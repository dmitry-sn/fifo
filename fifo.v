==> flow/design.v <==
module fifo
   #(
      parameter DATA_WIDTH = 16,
      parameter LOG2_DEPTH = 4  
   )
   (
      input [DATA_WIDTH-1:0]  din,
      input wr_en,
      input rd_en,
      output [DATA_WIDTH-1:0] dout,
      output full,
      output empty,
      input clk,
      input reset
   );
   parameter MAX_COUNT = 2**LOG2_DEPTH;
   reg   [LOG2_DEPTH-1 : 0]   rd_ptr;
   reg   [LOG2_DEPTH-1 : 0]   wr_ptr;
   reg   [DATA_WIDTH-1 : 0]   mem[MAX_COUNT-1 : 0];    
   reg   [LOG2_DEPTH : 0]     depth_cnt;
   always @(posedge clk) begin
      if(reset) begin
         wr_ptr <= 'h0;
         rd_ptr <= 'h0;
      end  
      else begin
         if(wr_en)begin
            wr_ptr <= wr_ptr+1;
         end
         if(rd_en)
            rd_ptr <= rd_ptr+1;
      end  
   end 
   assign empty= (depth_cnt=='h0);
   assign full = (depth_cnt==MAX_COUNT);
   assign dout = rd_en ? mem[rd_ptr]:'h0;
   always @(posedge clk) begin
      if (wr_en)
         mem[wr_ptr] <= din;
   end  
   always @(posedge clk) begin
      if (reset)
         depth_cnt <= 'h0;
      else begin
         case({rd_en,wr_en})
            2'b10    :  depth_cnt <= depth_cnt-1;
            2'b01    :  depth_cnt <= depth_cnt+1;
         endcase
      end  
   end  
endmodule
Step by step through the tools: fifo
What the tools print for fifo, step after step.
Lines are those of the file above, counted from 1.
Operators carry their Yosys type and port widths (W data, S select, Z words).
Library cell names are shortened.
{"block": "design", "top_module": "fifo", "clk_port": "clk", "cell_library": "sky130hd", "lib_corner": "tt_025C_1v80"}

Word level
Source: Yosys, flattened and elaborated, memories not mapped. Widths are those after wreduce. Print and check cells do not count. Equal cells are merged and count once.
Memory sizes are those after Yosys's memory passes, which may raise the word count (mostly to a power of two), join words into wider ones and drop unused or constant bits.
{"block": "op_classes", "n_reduce_logical": 2, "n_eq": 3, "addsub": 4, "n_mux": 7}
{"block": "ops", "op": "$mux W16", "count": 2}
{"block": "ops", "op": "$mux W4", "count": 3}
{"block": "ops", "op": "$pmux W5 S2", "count": 1}
{"block": "ops", "op": "$add A4 B1 Y4 const B", "count": 2}
{"block": "ops", "op": "$add A5 B1 Y5 const B", "count": 1}
{"block": "ops", "op": "$sub A5 B1 Y5 const B", "count": 1}
{"block": "ops", "op": "$eq A5 B5 Y1 const B", "count": 1}
{"block": "ops", "op": "$logic_not A5 Y1", "count": 1}
{"block": "ops", "op": "$eq A2 B1 Y1 const B", "count": 1}
{"block": "ops", "op": "$eq A2 B2 Y1 const B", "count": 1}
{"block": "ops", "op": "$reduce_bool A2 Y1", "count": 1}
{"block": "ops", "op": "$mux W1", "count": 1}
{"block": "word_totals", "in_bits": 20, "ramBits": 256, "n_memories": 1, "register_bits": 13, "clocked_rd_ports_x_width": 16}
{"block": "mem_list", "name": "mem", "size": 16, "word_bits": 16, "read_ports": 1, "wr": 1, "line": 19, "rtl": "reg   [DATA_WIDTH-1 : 0]   mem[MAX_COUNT-1 : 0];"}

Longest topological paths
Depth = most cells in a row (Yosys ltp): at word level without a register or memory, in the mapped netlist without a sequential cell, where the memories' decode and read muxes count.
{"block": "depth", "word_depth": 3, "abc_area": 0, "depth_mapped": 9, "ltp_nobuf": 8}

Synthesis result
Yosys stat after the flow's synthesis: flattened, memories mapped to cells. It holds for the ABC_AREA given above (unset counts as 0); a run with the other value may have another netlist.
{"block": "mapped", "buffers": 35, "ffs": 273, "seq_area_um2": 8027.7, "cell_count": 626, "mapped_area_um2": 10834.1}
{"block": "by_type", "type": "edfxtp_1", "count": 256}
{"block": "by_type", "type": "mux2i_1", "count": 119}
{"block": "by_type", "type": "a22oi_1", "count": 56}
{"block": "by_type", "type": "dfxtp_1", "count": 17}
{"block": "by_type", "type": "mux4_2", "count": 8}
{"block": "by_type", "type": "nand2_1", "count": 33}
{"block": "by_type", "type": "ha_1", "count": 9}
{"block": "by_type", "type": "and2_1", "count": 17}
{"block": "by_type", "type": "o22ai_1", "count": 16}
{"block": "by_type", "type": "nor2_1", "count": 24}
{"block": "by_type", "type": "buf_4", "count": 11}
{"block": "by_type", "type": "buf_6", "count": 6}
{"block": "by_type", "type": "xor2_1", "count": 6}
{"block": "by_type", "type": "buf_2", "count": 10}
{"block": "by_type", "type": "clkbuf_1", "count": 7}
{"block": "by_type", "type": "inv_1", "count": 7}
{"block": "by_type", "type": "a21oi_1", "count": 4}
{"block": "by_type", "type": "fa_1", "count": 1}
Other cell types: 15; their cells: 19.

Path before layout
Source: OpenSTA report_checks on the synthesized netlist (no wires, ideal clock, input and output delay 20% of the period each), path of least setup slack; recovery checks are left aside. Register names are those of the netlist, which keeps one name where synthesis merged equal registers.
{"block": "synth_path", "path_kind": "input -> register", "startpoint": "input rd_en", "endpoint": "register depth_cnt[4]", "launch_ps": 674, "in_delay_ps": 674, "setup_slack_ps": 873, "setup_time_ps": 123, "n_path_buf": 1, "arrival_time_ps": 2374, "path_delay_ps": 1823, "period_ps": 3370, "path_stages": 8, "synth_period_reached_ps": 2497}
"path_delay_ps" = arrival - input delay + setup time.
"path_stages": output pins that drive a net of the path, with the launching flip-flop's if there is one; two outputs of one cell count as two.
"synth_period_reached_ps" = period - worst setup slack (recovery checks aside). The figure is calculated, with input and output delays left at 20% of the set period.
Between the ends stands the longest chain of elaborated cells between them, by number of cells; it is not shown to be the way that was timed. Of several equally long chains one is given.
A line is the first line of the expression or statement that the cell stems from. Yosys adds cells for indexed reads and writes and turns some case tables into memories.
At most two assigning lines are given for a register; there are more.
{"block": "synth_between", "path_cell_list": "clkbuf_1 inv_1 ha_1 fa_1 nand2b_1 a21oi_1 mux2i_1 mux2_1", "elab_chain_len": 2, "cone_cells": 4, "cone_lines": 1}
{"block": "synth_rtl", "element": "start, declared", "line": 9, "rtl": "input rd_en,"}
{"block": "synth_rtl", "element": "$eq A2 B1 Y1", "line": 45, "rtl": "case({rd_en,wr_en})"}
{"block": "synth_rtl", "element": "$pmux W5 S2", "line": 45}
{"block": "synth_rtl", "element": "end, assigned", "line": 46, "rtl": "2'b10    :  depth_cnt <= depth_cnt-1;"}
{"block": "synth_rtl", "element": "end, assigned", "line": 47, "rtl": "2'b01    :  depth_cnt <= depth_cnt+1;"}
{"block": "synth_rtl", "element": "end, declared", "line": 20, "rtl": "reg   [LOG2_DEPTH : 0]     depth_cnt;"}

Timing after layout
From the final timing report of job 1: the path of least setup slack in the routed layout; clock arrival at registers is part of the times.
The path's times are printed in steps of 10 ps; the period is the one set.
{"block": "layout_path", "path_kind": "register -> output", "startpoint": "register (no name shown)", "endpoint": "output dout[13]", "setup_slack_ps": -670, "path_stages": 8, "out_delay_ps": 390, "n_path_buf": 4, "launch_ps": 550, "arrival_time_ps": 2230, "period_ps": 1950}
{"block": "layout_between", "path_cell_list": "dfxtp_4 buf_6 buf_6 buf_4 mux4_2 mux2i_1 o22ai_1 buf_2"}
{"block": "layout_rtl", "element": "end, declared", "line": 10, "rtl": "output [DATA_WIDTH-1:0] dout,"}
Chain of elaborated cells between the ends: none given.

Appendix: measured runs

2 stored runs of fifo in the flow (synthesis by Yosys, layout by OpenROAD, sky130hd cells), in arbitrary order. Constraints: input delay and output delay 20% of the set period each, output load 0.01 pF.
"clock_period_reached_ps" means the clock period less the worst setup slack. The figure is calculated, with input and output delays left at 20% of the set period.
"worst_path_allowed_less_slack_ps" means the part of the period allowed to the worst setup path (the constraints hold back 20% at inputs and 20% at outputs) less its slack; where the path has registers, the arrival times of their clocks count too.
"design_power_w" rests on the timing tool's default activity at the inputs, not on a simulated workload.
"worst_path_allowed_less_slack_ps" is given in steps of 10 ps.

{"run": "job 1", "settings": { "period_ns": 1.95, "CORE_UTILIZATION": 52, "SETUP_SLACK_MARGIN": -0.01, "PLACE_DENSITY": 0.93, "CORE_ASPECT_RATIO": 0.88, "TNS_END_PERCENT": 60, "GPL_TIMING_DRIVEN": 1, "GPL_ROUTABILITY_DRIVEN": 0, "CTS_CLUSTER_SIZE": 100, "CTS_CLUSTER_DIAMETER": 357, "MIN_ROUTING_LAYER": "met1", "MAX_ROUTING_LAYER": "met4", "CAP_MARGIN": 20, "CORE_MARGIN": 2, "SLEW_MARGIN": 20 }, "results": { "yosys.chip_area_um2": 10834.1, "die_footprint_um2": 22007.9, "finalCellArea_um2": 12878.6, "post_route_util_pct": 63.1, "ws_setup_ps": -672, "timing.setup.tns_ps": -9390, "final_hold_ws_ps": 563, "design_power_w": 0.010256, "clock_period_reached_ps": 2622, "worst_path_allowed_less_slack_ps": 2230, "worst_path_kind": "register -> output" }}
{"run": "job 2", "settings": { "period_ns": 2.59, "SETUP_SLACK_MARGIN": 0.13, "CAP_MARGIN": 20, "CORE_MARGIN": 2, "CORE_UTILIZATION": 40, "SLEW_MARGIN": 20 }, "results": { "yosys.chip_area_um2": 10834.1, "die_footprint_um2": 28417.5, "finalCellArea_um2": 13292.7, "post_route_util_pct": 49.6, "ws_setup_ps": -27, "timing.setup.tns_ps": -33, "final_hold_ws_ps": 532, "design_power_w": 0.009654, "clock_period_reached_ps": 2617, "worst_path_allowed_less_slack_ps": 2100, "worst_path_kind": "register -> output" }}
